==> flow/design.v <==
`timescale 1ns / 1ps
module count( clk,start_stop,out0,out1,out2,out3,rst
);
input clk ,start_stop,rst;
output [3:0]out0,out1,out2,out3;
reg [3:0]temp0,temp1,temp2,temp3;
reg [3:0]out0,out1,out2,out3;
always@(posedge clk or negedge rst)
begin
if(~rst)
begin
temp0<=4'd0;
temp1<=4'd0;
temp2<=4'd0; 
temp3<=4'd0; 
end
	else
	begin
	if(start_stop==1)
		begin
			if(temp3>=4'd9)
			begin
			temp3<=4'd0;
			temp2<=temp2+4'd1;
				if(temp3>=4'd9&&temp2>=4'd5)
				begin
					temp3<=4'd0;
					temp2<=4'd0;
					temp1<=temp1+4'd1;
						if(temp3>=4'd9&&temp2>=4'd5&&temp1>=4'd9)
						begin
							temp3<=4'd0;
							temp2<=4'd0;
							temp1<=4'd0;
							temp0<=temp0+4'd1;
						end
						else
						begin
						end
				end
				else
				begin
				end
			end
			else
			begin
			temp3<=temp3+4'd1;
			end
		end
	else if(start_stop==0)
		begin
		temp3<=temp3;
		temp2<=temp2;
		temp1<=temp1;
		temp0<=temp0;
		end
	else
		begin
		end
	end			
end
always@(posedge clk or negedge rst)
begin
	if(~rst)
	begin
	out0<=4'd0;
	out1<=4'd0;
	out2<=4'd0;
	out3<=4'd0;
	end
	else
	begin
	out0<=temp0;
	out1<=temp1;
	out2<=temp2;
	out3<=temp3;
	end
end
endmodule
# == Step by step through the tools: count ==
# The steps from the RTL of count to its reports follow in flow order.
# Lines are those of the file above, counted from 1.
# A cell with -- has no value.
# design
top_module,count
clock,clk
cell_library,sky130hd
lib_corner,tt_025C_1v80

# == Word-level counts ==
# Counts by Yosys on the flattened word-level netlist (proc, flatten, opt, wreduce; memories kept). Register bits leave out memories and registers merged into their read ports (data or address); mux counts leave out enables and synchronous resets folded into registers. Print and check cells are left out. Cells with the same type and inputs are merged into one.
# word_totals
regBits,32
in_bits,3
output_inout_bits,16
elab_cells,23
# classes
n_addsub,4
compare,3
muxes,3
n_reduce_logical,5
# op_table
op,n
adder 4 x 1 -> 4 bit (second input constant),4
2-to-1 mux 4 bit,3
greater-or-equal comparator 4 bit (second input constant),2
greater-or-equal comparator 4 x 3 -> 1 bit (second input constant),1
AND reduction 4 bit,1
AND reduction 3 bit,1
logical AND 1 bit,2
AND reduction 2 bit,1

# == Depth ==
# Depth = most cells in a row (Yosys ltp): at word level without a register or memory, in the mapped netlist without a sequential cell, where the memories' decode and read muxes count.
# depth
ltp_word,4
abc_area,0
mapped_depth,7
ltp_nobuf,6

# == Netlist ==
# Yosys stat after the flow's synthesis: flattened, memories mapped to cells. It holds for the ABC_AREA given above (unset counts as 0); a run with the other value may have another netlist.
# mapped
cells,103
synth_area_um2,1310.0
seqArea_um2,800.8
ffs,32
buffers,2
# types
type,n,type_area_um2
sky130_fd_sc_hd__dfrtp_1,32,800.768
sky130_fd_sc_hd__ha_1,10,125.12
sky130_fd_sc_hd__o21ai_0,10,50.048
sky130_fd_sc_hd__nand3_1,8,40.038
sky130_fd_sc_hd__inv_1,7,26.275
sky130_fd_sc_hd__xor2_1,3,26.275
sky130_fd_sc_hd__mux2i_1,2,20.019
sky130_fd_sc_hd__a41oi_2,1,16.266
sky130_fd_sc_hd__a21o_1,2,15.014
sky130_fd_sc_hd__a21oi_1,3,15.014
sky130_fd_sc_hd__nand2_1,4,15.014
sky130_fd_sc_hd__nand2b_1,2,12.512
sky130_fd_sc_hd__nand4_1,2,12.512
sky130_fd_sc_hd__and3_4,1,11.261
sky130_fd_sc_hd__buf_6,1,11.261
sky130_fd_sc_hd__mux2_2,1,11.261
sky130_fd_sc_hd__or3b_4,1,11.261
sky130_fd_sc_hd__nand3_2,1,10.01
# Other cell types: 11; their cells: 12.

# == Worst setup path after synthesis ==
# OpenSTA on the mapped netlist: ideal clock, no wires. The path of least setup slack (recovery checks aside). Input and output delay are each 20% of the period. Register names are those of the netlist, which keeps one name where synthesis merged equal registers.
# synth_timing
path_type,register to register
start,reg temp3[0]
end,reg temp0[1]
period_ns,2.43
setup_ns,0.125
t_first_pin_ns,0.000
arrival_ns,1.637
required_time_ns,2.305
path_slack_ns,0.668
path_delay_ns,1.762
path_stages,7
path_buffers,0
period_less_setup_slack_ns,1.762
# "path_delay_ns" = arrival - input delay + setup time.
# "path_stages": output pins that drive a net of the path, with the launching flip-flop's if there is one; two outputs of one cell count as two.
# "period_less_setup_slack_ns" = period - worst setup slack (recovery checks aside). The figure is calculated, with input and output delays left at 20% of the set period.
# The rows between start and end are the longest chain of elaborated cells between them; the timing report does not say that the signal goes this way. Where chains are equally long, one stands for them.
# A line is the first line of the expression or statement that the cell stems from. Yosys adds cells for indexed reads and writes and turns some case tables into memories.
# At most two assigning lines are given for a register; there are more.
# synth_via
path_cell_list,sky130_fd_sc_hd__dfrtp_1 > sky130_fd_sc_hd__inv_1 > sky130_fd_sc_hd__ha_1 > sky130_fd_sc_hd__or3b_4 > sky130_fd_sc_hd__nand3_2 > sky130_fd_sc_hd__nor3_2 > sky130_fd_sc_hd__mux2_2
elab_chain_len,4
cells_between,4
cone_classes,compare (1); reduce/logical (3)
# synth_lines
item,line,source
from (decl),6,"reg [3:0]temp0,temp1,temp2,temp3;"
from (assign),47,temp3<=temp3+4'd1;
from (assign),52,temp3<=temp3;
greater-or-equal comparator 4 bit,30,if(temp3>=4'd9&&temp2>=4'd5&&temp1>=4'd9)
logical AND 1 bit x2,30,
AND reduction 4 bit,--,
to (assign),35,temp0<=temp0+4'd1;
to (assign),55,temp0<=temp0;
to (decl),6,

# == Worst path after layout ==
# Path of least setup slack in the final report of run A (OpenROAD, finished layout, wires in). Where an end is a register, its clock arrival counts in the times.
# layout_timing
path_type,register to register
start,reg temp3[0]
end,reg temp0[1]
period_ns,2.04
setup_ns,0.10
t_first_pin_ns,0.34
arrival_ns,2.07
required_time_ns,2.27
path_slack_ns,0.20
path_stages,7
path_buffers,0
# The rows between start and end are the longest chain of elaborated cells between them; the timing report does not say that the signal goes this way. Where chains are equally long, one stands for them.
# At most two assigning lines are given for a register; there are more.
# layout_via
path_cell_list,sky130_fd_sc_hd__dfrtp_1 > sky130_fd_sc_hd__inv_1 > sky130_fd_sc_hd__ha_1 > sky130_fd_sc_hd__or3b_4 > sky130_fd_sc_hd__nand3_2 > sky130_fd_sc_hd__nor3_2 > sky130_fd_sc_hd__mux2_2
elab_chain_len,4
cells_between,4
cone_classes,compare (1); reduce/logical (3)
# layout_lines
item,line,source
from (decl),6,"reg [3:0]temp0,temp1,temp2,temp3;"
from (assign),47,temp3<=temp3+4'd1;
from (assign),52,temp3<=temp3;
greater-or-equal comparator 4 bit,30,if(temp3>=4'd9&&temp2>=4'd5&&temp1>=4'd9)
logical AND 1 bit x2,30,
AND reduction 4 bit,--,
to (assign),35,temp0<=temp0+4'd1;
to (assign),55,temp0<=temp0;
to (decl),6,

# Measured results for count: 2 stored runs of the Yosys and OpenROAD flow on sky130hd. The settings differ; the order carries no meaning. The constraints put input and output delay at 20% of the set period each and load the outputs with 0.01 pF.
# By "achieved_period_ns" is meant the clock period of the run minus its worst setup slack. This is arithmetic on one report: input and output delays are still those of the set period (20% each).
# "worst_path_allowed_less_slack_ns" = time allowed to the worst setup path (clock period - input delay - output delay, where it has them) - its slack; a late launch clock adds to it, a late capture clock takes from it.
# By "design_power_uw" is meant OpenSTA's value without simulated activity: inputs other than the clock are taken to toggle once in ten clock periods, and the tool carries that through the logic.
# Settings: -- = not set for that run.
stored run,period_ns,SETUP_SLACK_MARGIN,CAP_MARGIN,CORE_MARGIN,CORE_UTILIZATION,SLEW_MARGIN,GPL_TIMING_DRIVEN,MIN_ROUTING_LAYER,ys_area_um2,die_footprint_um2,layout_stdcell_area_um2,final_util_pct,worst_setup_slack_ns,final_setup_tns_ns,design_power_uw,achieved_period_ns,worst_path_allowed_less_slack_ns,worstPathKind
run A,2.04,-0.18,20,2,40,20,--,--,1310.0,3748.5,1627.8,52.9,0.200,0.000,2018,1.840,1.84,register to register
run B,2.52,0.2,20,2,24,20,0,met1,1310.0,6065.3,1659.1,32.1,0.562,0.000,1682,1.958,1.96,register to register
