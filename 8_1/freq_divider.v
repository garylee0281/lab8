==> flow/design.v <==
`timescale 1ns / 1ps
module freq_divider(
   clk_out,  
	clk_ctl,  
	clk_150,
	clk,  
	rst_n,	 
	cnt_h
	); 
	output reg clk_out;  
	output reg [1:0] clk_ctl;  
	output reg clk_150; 
	output [4:0]cnt_h;
	input clk;  
	input rst_n;  
	reg [14:0] cnt_l;  
	reg [4:0] cnt_h;  
	reg cnt_t;
	reg [25-1:0] cnt_tmp;  
	always @(clk_out or cnt_h or clk_150 or cnt_t or clk_ctl or cnt_l)
		cnt_tmp = {clk_out,cnt_h,clk_150,cnt_t,clk_ctl,cnt_l} + 1'b1;
	always @(posedge clk or negedge rst_n)
		if (~rst_n) {clk_out, cnt_h, clk_150,cnt_t,clk_ctl, cnt_l}<=25'd0;
		else {clk_out,cnt_h,clk_150,cnt_t,clk_ctl, cnt_l}<=cnt_tmp;
endmodule
From RTL to reports: freq_divider

What the tools print for freq_divider, step after step.
Lines are those of the file above, counted from 1.
Operators carry their Yosys type and port widths (W data, S select, Z words).
Library cell names are shortened.
The mark n/a stands for no value.

Design top: freq_divider
Clock port: clk
Cell library: sky130hd
Corner: tt_025C_1v80

After elaboration

Yosys after proc, flatten, opt, wreduce and memory -nomap, before mapping. Enables and synchronous resets that opt folds into registers are not counted as muxes. Memory bits, and registers merged into a memory's read port (data or address), are not among the register bits. Print and check cells are not counted. Equal cells are merged and count once.

Add/sub/neg operators: 1

Operators with widths:

| cell                    | number |
| $add A25 B1 Y25 const B | 1 |

Elaborated cells: 7
Input port bits: 2
Output and inout bits: 9
Register bits after elaboration: 25

Longest topological paths

Depth = most cells in a row (Yosys ltp): at word level without a register or memory, in the mapped netlist without a sequential cell, where the memories' decode and read muxes count.

Depth after elaboration: 1
ABC_AREA: 1
Gate-level depth with buffers: 8
Depth with buffers taken out: 8

After synthesis

Source: synth_stat.txt of the flow (Yosys; design flattened, memories mapped). It holds for the ABC_AREA given above (unset counts as 0); a run with the other value may have another netlist.

Cell types:

| type     | number | total area (µm²) |
| dfrtp_1  | 25     | 625.6 |
| nand2_1  | 49     | 183.926 |
| xor2_1   | 9      | 78.826 |
| nor2_1   | 18     | 67.565 |
| nor2_4   | 5      | 56.304 |
| nand3b_1 | 7      | 52.55 |
| xnor2_1  | 5      | 43.792 |
| inv_1    | 10     | 37.536 |
| nand2_2  | 5      | 31.28 |
| nand3_1  | 6      | 30.029 |
| nor2_8   | 1      | 20.019 |
| xor2_2   | 1      | 16.266 |
| ha_1     | 1      | 12.512 |
| nor2_2   | 2      | 12.512 |
| nand2_4  | 1      | 11.261 |
| and2_1   | 1      | 6.256 |
| nor2b_1  | 1      | 6.256 |

Area of sequential cells: 625.6 µm²
Cell area after synthesis: 1,292.5 µm²
Flip-flop cells: 25
Buffer cells: 0
Cell count: 147

Worst setup path after synthesis

OpenSTA on the mapped netlist: ideal clock, no wires. The path of least setup slack (recovery checks aside). Input and output delay are each 20% of the period. Register names are those of the netlist, which keeps one name where synthesis merged equal registers.

Kind: reg2reg
From: reg cnt_l[0]
To: reg cnt_h[1]
Time at the first pin: 0.000 ns
Setup slack: 0.767 ns
Buffers on the path: 0
Data required time: 1.903 ns
Library setup time: 0.117 ns
Driving pins on the path: 9
Period: 2.02 ns
Delay of the path: 1.254 ns
Arrival: 1.137 ns
Period reached after synthesis: 1.253 ns

"delay of the path" is the arrival time less input delay plus setup time.
"driving pins on the path" counts driving pins, that of a launching flip-flop among them; a cell with two outputs on the path counts twice.
"period reached after synthesis" = period - worst setup slack (recovery checks aside). The figure is calculated, with input and output delays left at 20% of the set period.
Between the ends stands the longest chain of elaborated cells between them, by number of cells; it is not shown to be the way that was timed. Of several equally long chains one is given.
Each line given opens the expression or statement behind the cell; cells for indexed reads and writes are added by Yosys, which also makes memories of some case tables.

Path through: dfrtp_1 > ha_1 > nand2_2 > nor2_4 > nand2_4 > nor2_8 > nand2_1 > nand2_1 > nand2_1
Length of the longest elaborated chain: 1
Elaborated cells on any way between the ends: 1
RTL lines with such cells: 1
Classes of those cells: add/sub: 1

RTL lines, path after synthesis:

| item               | line | RTL |
| start: declaration | 16   | `reg [14:0] cnt_l;` |
| $add A25 B1 Y25    | 21   | `cnt_tmp = {clk_out,cnt_h,clk_150,cnt_t,clk_ctl,cnt_l} + 1'b1;` |
| end: declaration   | 13   | `output [4:0]cnt_h;` |

Path in the finished layout

From the final timing report of entry A: the path of least setup slack in the routed layout; clock arrival at registers is part of the times.

Kind: reg2reg
From: reg cnt_l[1]
To: reg clk_out
Setup slack: 0.11 ns
Driving pins on the path: 9
Library setup time: 0.08 ns
Buffers on the path: 0
Time at the first pin: 0.33 ns
Period: 1.39 ns
Arrival: 1.53 ns
Data required time: 1.65 ns

Between the ends stands the longest chain of elaborated cells between them, by number of cells; it is not shown to be the way that was timed. Of several equally long chains one is given.

Path through: dfrtp_1 > ha_2 > nand2_2 > nor2_4 > nand2_4 > nor2_8 > nand2_1 > nand2_1 > nand2_1
Length of the longest elaborated chain: 1
Elaborated cells on any way between the ends: 1
RTL lines with such cells: 1
Classes of those cells: add/sub: 1

RTL lines, path post-layout:

| item               | line | RTL |
| start: declaration | 16   | `reg [14:0] cnt_l;` |
| $add A25 B1 Y25    | 21   | `cnt_tmp = {clk_out,cnt_h,clk_150,cnt_t,clk_ctl,cnt_l} + 1'b1;` |
| end: declaration   | 10   | `output reg clk_out;` |

Wiki page: freq_divider / flow data

Module freq_divider, platform sky130hd: 2 stored runs of the flow (Yosys, OpenROAD) with differing settings, in no particular order. Input and output delays are each 20% of the period that was set; the output load is 0.01 pF.
"achieved period" is the run's clock period less its worst setup slack. It is reckoned from that one timing run; input and output delays stay at 20% of the period that was set.
"worst path time" is the time allowed to the run's worst setup path (the clock period less input and output delay, where it has them) less its slack. Clock arrival times count: a late capture clock shortens it, a late launch clock lengthens it.
"overall power" rests on the timing tool's default activity at the inputs, not on a simulated workload.
A setting shown as -- is not set for that run.
A result given as -- is not shown for that run.

| name                                         | entry A  | entry B |
| period_ns                                    | 1.39     | 1.06    |
| CORE_UTILIZATION                             | 56       | 71      |
| SETUP_SLACK_MARGIN                           | 0.34     | 0.29    |
| CORE_ASPECT_RATIO                            | 0.64     | --      |
| CELL_PAD_IN_SITES_DETAIL_PLACEMENT           | 0        | --      |
| ABC_AREA                                     | 1        | --      |
| CTS_CLUSTER_SIZE                             | 93       | --      |
| CTS_CLUSTER_DIAMETER                         | 88       | --      |
| CAP_MARGIN                                   | 20       | 20      |
| CORE_MARGIN                                  | 2        | 5       |
| SLEW_MARGIN                                  | 20       | 5       |
| PLACE_DENSITY_LB_ADDON                       | --       | 0.02    |
| HOLD_SLACK_MARGIN                            | --       | 0.01    |
| GPL_TIMING_DRIVEN                            | --       | 0       |
| area of the die (µm²)                        | 2,718.0  | --      |
| achieved period (ns)                         | 1.278    | --      |
| sum of negative setup slack (ns)             | 0.000    | --      |
| post-synthesis cell area (µm²)               | 1,292.5  | --      |
| overall power (W)                            | 0.001095 | --      |
| worst setup slack after layout (ns)          | 0.112    | --      |
| worst path time (ns)                         | 1.28     | --      |
| worst setup path kind                        | reg2reg  | --      |
| standard-cell area of the final layout (µm²) | 1,650.3  | --      |
| post-route utilization (%)                   | 78.7     | --      |

Entry B: no final report: clock tree synthesis broke off with DPL-0038
